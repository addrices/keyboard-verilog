==> flow/design.v <==
`timescale 1ns / 1ps
module keyboard(
  input clk,
  input clrn,
  input ps2_clk,
  input ps2_data,
  output [7:0] code,
  input out_ready,
  output out_valid,
  input of_clear,
  output of);
  (*mark_debug = "true"*)reg [7:0] data_buffer [3:0];
  (*mark_debug = "true"*)reg [1:0] wptr_r, rptr_r;
  (*mark_debug = "true"*)wire kb_out_valid;
  (*mark_debug = "true"*)wire kb_out_ready;
  (*mark_debug = "true"*)wire [7:0] data;
  (*mark_debug = "true"*)reg [7:0] tmp_code_r;
  (*mark_debug = "true"*)wire full = wptr_r + 2'b1 == rptr_r;
  (*mark_debug = "true"*)wire kb_overflow;
  (*mark_debug = "true"*)wire empty = wptr_r == rptr_r;
  ps2_keyboard keyboard(.clk(clk),.clrn(clrn),.ps2_clk(ps2_clk),.ps2_data(ps2_data),.data(data),.out_valid(kb_out_valid),.out_ready(kb_out_ready),.overflow(kb_overflow),.of_clear(of_clear));
  always@(posedge clk) begin
    if(clrn == 0) begin
      wptr_r <= 0;
      rptr_r <= 0;
      tmp_code_r <= 0;
    end
    else begin
      if(kb_out_valid && kb_out_ready)begin
        if(full == 0) begin
          if(data == 8'hf0)begin
            data_buffer[wptr_r] <= tmp_code_r; 
            wptr_r <= wptr_r + 1;
          end
          else begin
            tmp_code_r <= data;
          end
        end
      end
    end
    if(out_valid && out_ready) begin
      rptr_r = rptr_r + 1;
    end
  end
  assign kb_out_ready = full == 0 && clrn == 1;
  assign out_valid = !empty;
  assign of = kb_overflow;
  assign code = data_buffer[rptr_r];
endmodule
module ps2_keyboard(clk,
                    clrn,
                    ps2_clk,
                    ps2_data,
                    data,
                    out_valid,
                    out_ready,
                    overflow,
                    of_clear);
  input clk,clrn,ps2_clk,ps2_data; 
  input out_ready,of_clear; 
  (*mark_debug = "true"*)output [7:0] data;
  (*mark_debug = "true"*)output reg out_valid;
  output reg overflow;  
  (*mark_debug = "true"*)reg [9:0] buffer;  
  reg [7:0] fifo[7:0];  
  (*mark_debug = "true"*)reg [2:0] w_ptr,r_ptr;  
  (*mark_debug = "true"*)reg [3:0] count;  
  (*mark_debug = "true"*)reg [2:0] ps2_clk_sync;
  always @(posedge clk) begin
    ps2_clk_sync <= {ps2_clk_sync[1:0],ps2_clk};
  end
  (*mark_debug = "true"*)wire sampling = ps2_clk_sync[2] & ~ps2_clk_sync[1];
  always @(posedge clk) begin
    if (clrn == 0) begin  
      count <= 0; w_ptr <= 0; r_ptr <= 0; overflow <= 0; out_valid<= 0;
    end
    else begin
      if (out_valid) begin  
        if(out_ready == 1'b1)  
        begin
          r_ptr <= r_ptr + 3'b1;
          if(w_ptr==(r_ptr+1'b1))  
            out_valid <= 1'b0;
        end
      end
      if (sampling) begin
        if (count == 4'd10) begin
          if ((buffer[0] == 0) && (ps2_data) && (^buffer[9:1])) begin  
            fifo[w_ptr] <= buffer[8:1];  
            w_ptr <= w_ptr+3'b1;
            out_valid <= 1'b1;
            overflow <= overflow | (r_ptr == (w_ptr + 3'b1));
          end
          count <= 0;  
        end
        else begin
          buffer[count] <= ps2_data;  
          count <= count + 3'b1;
        end
      end
      else if(of_clear == 1) begin
        overflow <= 0;
      end
    end
  end
  assign data = fifo[r_ptr];  
 endmodule
# Tool chain data of keyboard
# The steps from the RTL of keyboard to its reports follow in flow order.
# Lines are those of the file above, counted from 1.
# Operators carry their Yosys type and port widths (W data, S select, Z words).
# Library cell names are shortened.
# Not given: -
# setup
top_module,keyboard
clock,clk
lib,sky130hd
pvt_corner,tt_025C_1v80

# Word-level counts
# Source: Yosys, flattened and elaborated, memories not mapped. Widths are those after wreduce. Print and check cells do not count.
# Memory sizes are those after Yosys's memory passes, which may raise the word count (mostly to a power of two), join words into wider ones and drop unused or constant bits.
# classes
cmp,0
mul,0
bitwise,10
equal,8
n_mux,38
div_mod_pow,0
n_addsub,8
n_shift,2
reduce_logical,14
# op_table
op,n
$mux W8,8
$mux W1,18
$mux W3,6
$reduce_and A3 Y1,5
$shift A1 B5 Y10,1
$shift A1 B5 Y10 const A,1
$and A10 B10 Y10,1
$or A10 B10 Y10,1
$not A10 Y10,1
$mux W2,5
$add A3 B1 Y3 const B,3
$reduce_xor A9 Y1,1
$eq A8 B8 Y1 const B,1
$add A2 B1 Y2 const B,3
$eq A3 B3 Y1,2
$logic_and A1 B1 Y1,5
$not A1 Y1,5
$neg A4 Y5,1
$eq A2 B2 Y1,2
$ne A2 B2 Y1 const B,2
$add A4 B1 Y4 const B,1
$eq A4 B4 Y1 const B,1
$mux W4,1
$reduce_and A2 Y1,1
$reduce_bool A2 Y1,1
$and A1 B1 Y1,1
$or A1 B1 Y1,1
$logic_not A1 Y1,1
# bits
mem_bits_ro,0
elab_cells,92
ff_bits,37
output_inout_bits,10
in_bits,6
ram_bits,96
memories,2
latch_bits,0
clocked_rd_ports_x_width,16
# memory_table
memory,size,width,rd,wr,line_no,text
keyboard.fifo,8,8,1,1,65,reg [7:0] fifo[7:0];
data_buffer,4,8,1,1,12,"(*mark_debug = ""true""*)reg [7:0] data_buffer [3:0];"

# Longest topological paths
# Depth = most cells in a row (Yosys ltp): at word level without a register or memory, in the mapped netlist without a sequential cell, where the memories' decode and read muxes count.
# logic_depth
word_depth,9
abc_area,0
mapped_depth,9
mapped_depth_nobuf,7

# After synthesis
# The flow's flattened synthesis, as Yosys stat reports it; memories are mapped. The netlist is that of the ABC_AREA named above (0 if unset); the other value can give another one.
# The area totals of this step are shown rounded.
# mapped
flip_flops,138
buffers,20
mapped_cells,364
yosys_area_um2,5880
# by_type
type,n
edfxtp_1,108
dfxtp_1,30
mux4_1,16
mux4_2,8
ha_1,11
mux2_2,11
nand2_1,33
xnor2_1,11
mux2i_1,9
xor2_1,9
nor2_1,15
nand4bb_4,2
and3_1,8
clkbuf_1,13
o211a_1,4
or2_2,6
a21oi_1,7
a22o_1,4
# Not listed: further types 31, cells in them 59.
# The figures by module come from a second, unflattened synthesis with its own total; it is not the netlist above.
# hier_totals
hier_cells,365
hier_area_um2,5810
# Each row is one instance without its submodules.
# modules
mod,instances,cells,seq_area_um2,mod_area_um2
ps2_keyboard,1,257,2580,3970
keyboard,1,108,1260,1840

# Timing after synthesis
# Path of least setup slack by OpenSTA after synthesis, without wires, with an ideal clock, recovery checks aside; 20% of the period is set as input and as output delay. Where synthesis merged equal registers, the netlist keeps one of their names.
# synth_timing
kind,input -> register
startpoint,input port ps2_data
endpoint,memory keyboard.fifo[4][0]
tclk_ns,5.75
n_path_buf,2
t_arrival_ns,3.017
driving_pins,5
launch_ns,1.150
setup_ns,0.398
path_delay_ns,2.265
slack_ns,2.335
synth_period_reached_ns,3.415
# "path_delay_ns" is the arrival time less input delay plus setup time.
# "driving_pins" counts driving pins, that of a launching flip-flop among them; a cell with two outputs on the path counts twice.
# "synth_period_reached_ns" = period - worst setup slack (recovery checks aside). The figure is calculated, with input and output delays left at 20% of the set period.
# Between the ends stands the longest chain of elaborated cells between them, by number of cells; it is not shown to be the way that was timed. Of several equally long chains one is given.
# A line is the first line of the expression or statement that the cell stems from. Yosys adds cells for indexed reads and writes and turns some case tables into memories.
# Only ways into the end's enable, where the timed path ends, are counted here.
# synth_between
path_cell_list,clkbuf_1 > nand4b_1 > or2_2 > clkbuf_1 > nor4b_1
elab_chain_cells,6
cone_cells,10
cone_lines,4
# synth_rtl
element,line_no,text
start: declaration,6,"input ps2_data,"
$logic_and A1 B1 Y1 x2,88,if ((buffer[0] == 0) && (ps2_data) && (^buffer[9:1])) begin
$mux W3,88,
$mux W3,87,if (count == 4'd10) begin
$mux W3,86,if (sampling) begin
$mux W3,74,if (clrn == 0) begin
end: declaration,65,reg [7:0] fifo[7:0];

# Timing after layout
# Path of least setup slack in the final report of flow run B (OpenROAD, finished layout, wires in). Where an end is a register, its clock arrival counts in the times.
# layout_timing
kind,register -> output
startpoint,register (name not given)
endpoint,output port code[3]
t_arrival_ns,1.95
launch_ns,0.41
tclk_ns,2.65
n_path_buf,2
slack_ns,0.17
out_delay_ns,0.53
driving_pins,4
# layout_between
path_cell_list,dfxtp_1 > buf_4 > mux4_2 > clkdlybuf4s50_1
# layout_rtl
element,line_no,text
end: declaration,7,"output [7:0] code,"
# Chain of elaborated cells between the ends: none given.

# Measured data: module keyboard, platform sky130hd, 2 stored runs of the flow under differing settings, order arbitrary. Input and output delays are each 20% of the period that was set; the output load is 0.01 pF.
# By "period_reached_ns" is meant the clock period of the run minus its worst setup slack. This is arithmetic on one report: input and output delays are still those of the set period (20% each).
# "critical_path_time_ns": the worst setup path's part of the clock period (all of it between registers, 20% less for each end at a port) less its slack. A launch clock that arrives late makes it longer, a capture clock that arrives late makes it shorter.
# "totalPower_mw" rests on the timing tool's default activity at the inputs, not on a simulated workload.
# The measured numbers are rounded.
# Among the settings, . means not set for that run.
# Among the results, . means that no value is shown for the run.
stored run,period_ns,CORE_UTILIZATION,SETUP_SLACK_MARGIN,PLACE_DENSITY,CORE_MARGIN,CELL_PAD_IN_SITES_DETAIL_PLACEMENT,CAP_MARGIN,SLEW_MARGIN,timing.setup.tns_ns,fin_ws_ns,critical_path_time_ns,worst_path_kind,totalPower_mw,period_reached_ns,hold_worst_slack_ns,finalCellArea_um2,finalUtil_frac,synthesis_area_um2,die_um2
flow run A,4.63,62,0.17,0.89,9,2,15,20,.,.,.,.,.,.,.,.,.,.,.
flow run B,2.65,40,.,.,2,.,20,20,0.000,0.174,1.95,register -> output,4.99,2.476,0.326,7050,0.489,5880,15700
# Flow run A: not finished: placement ended with error DPL-0033
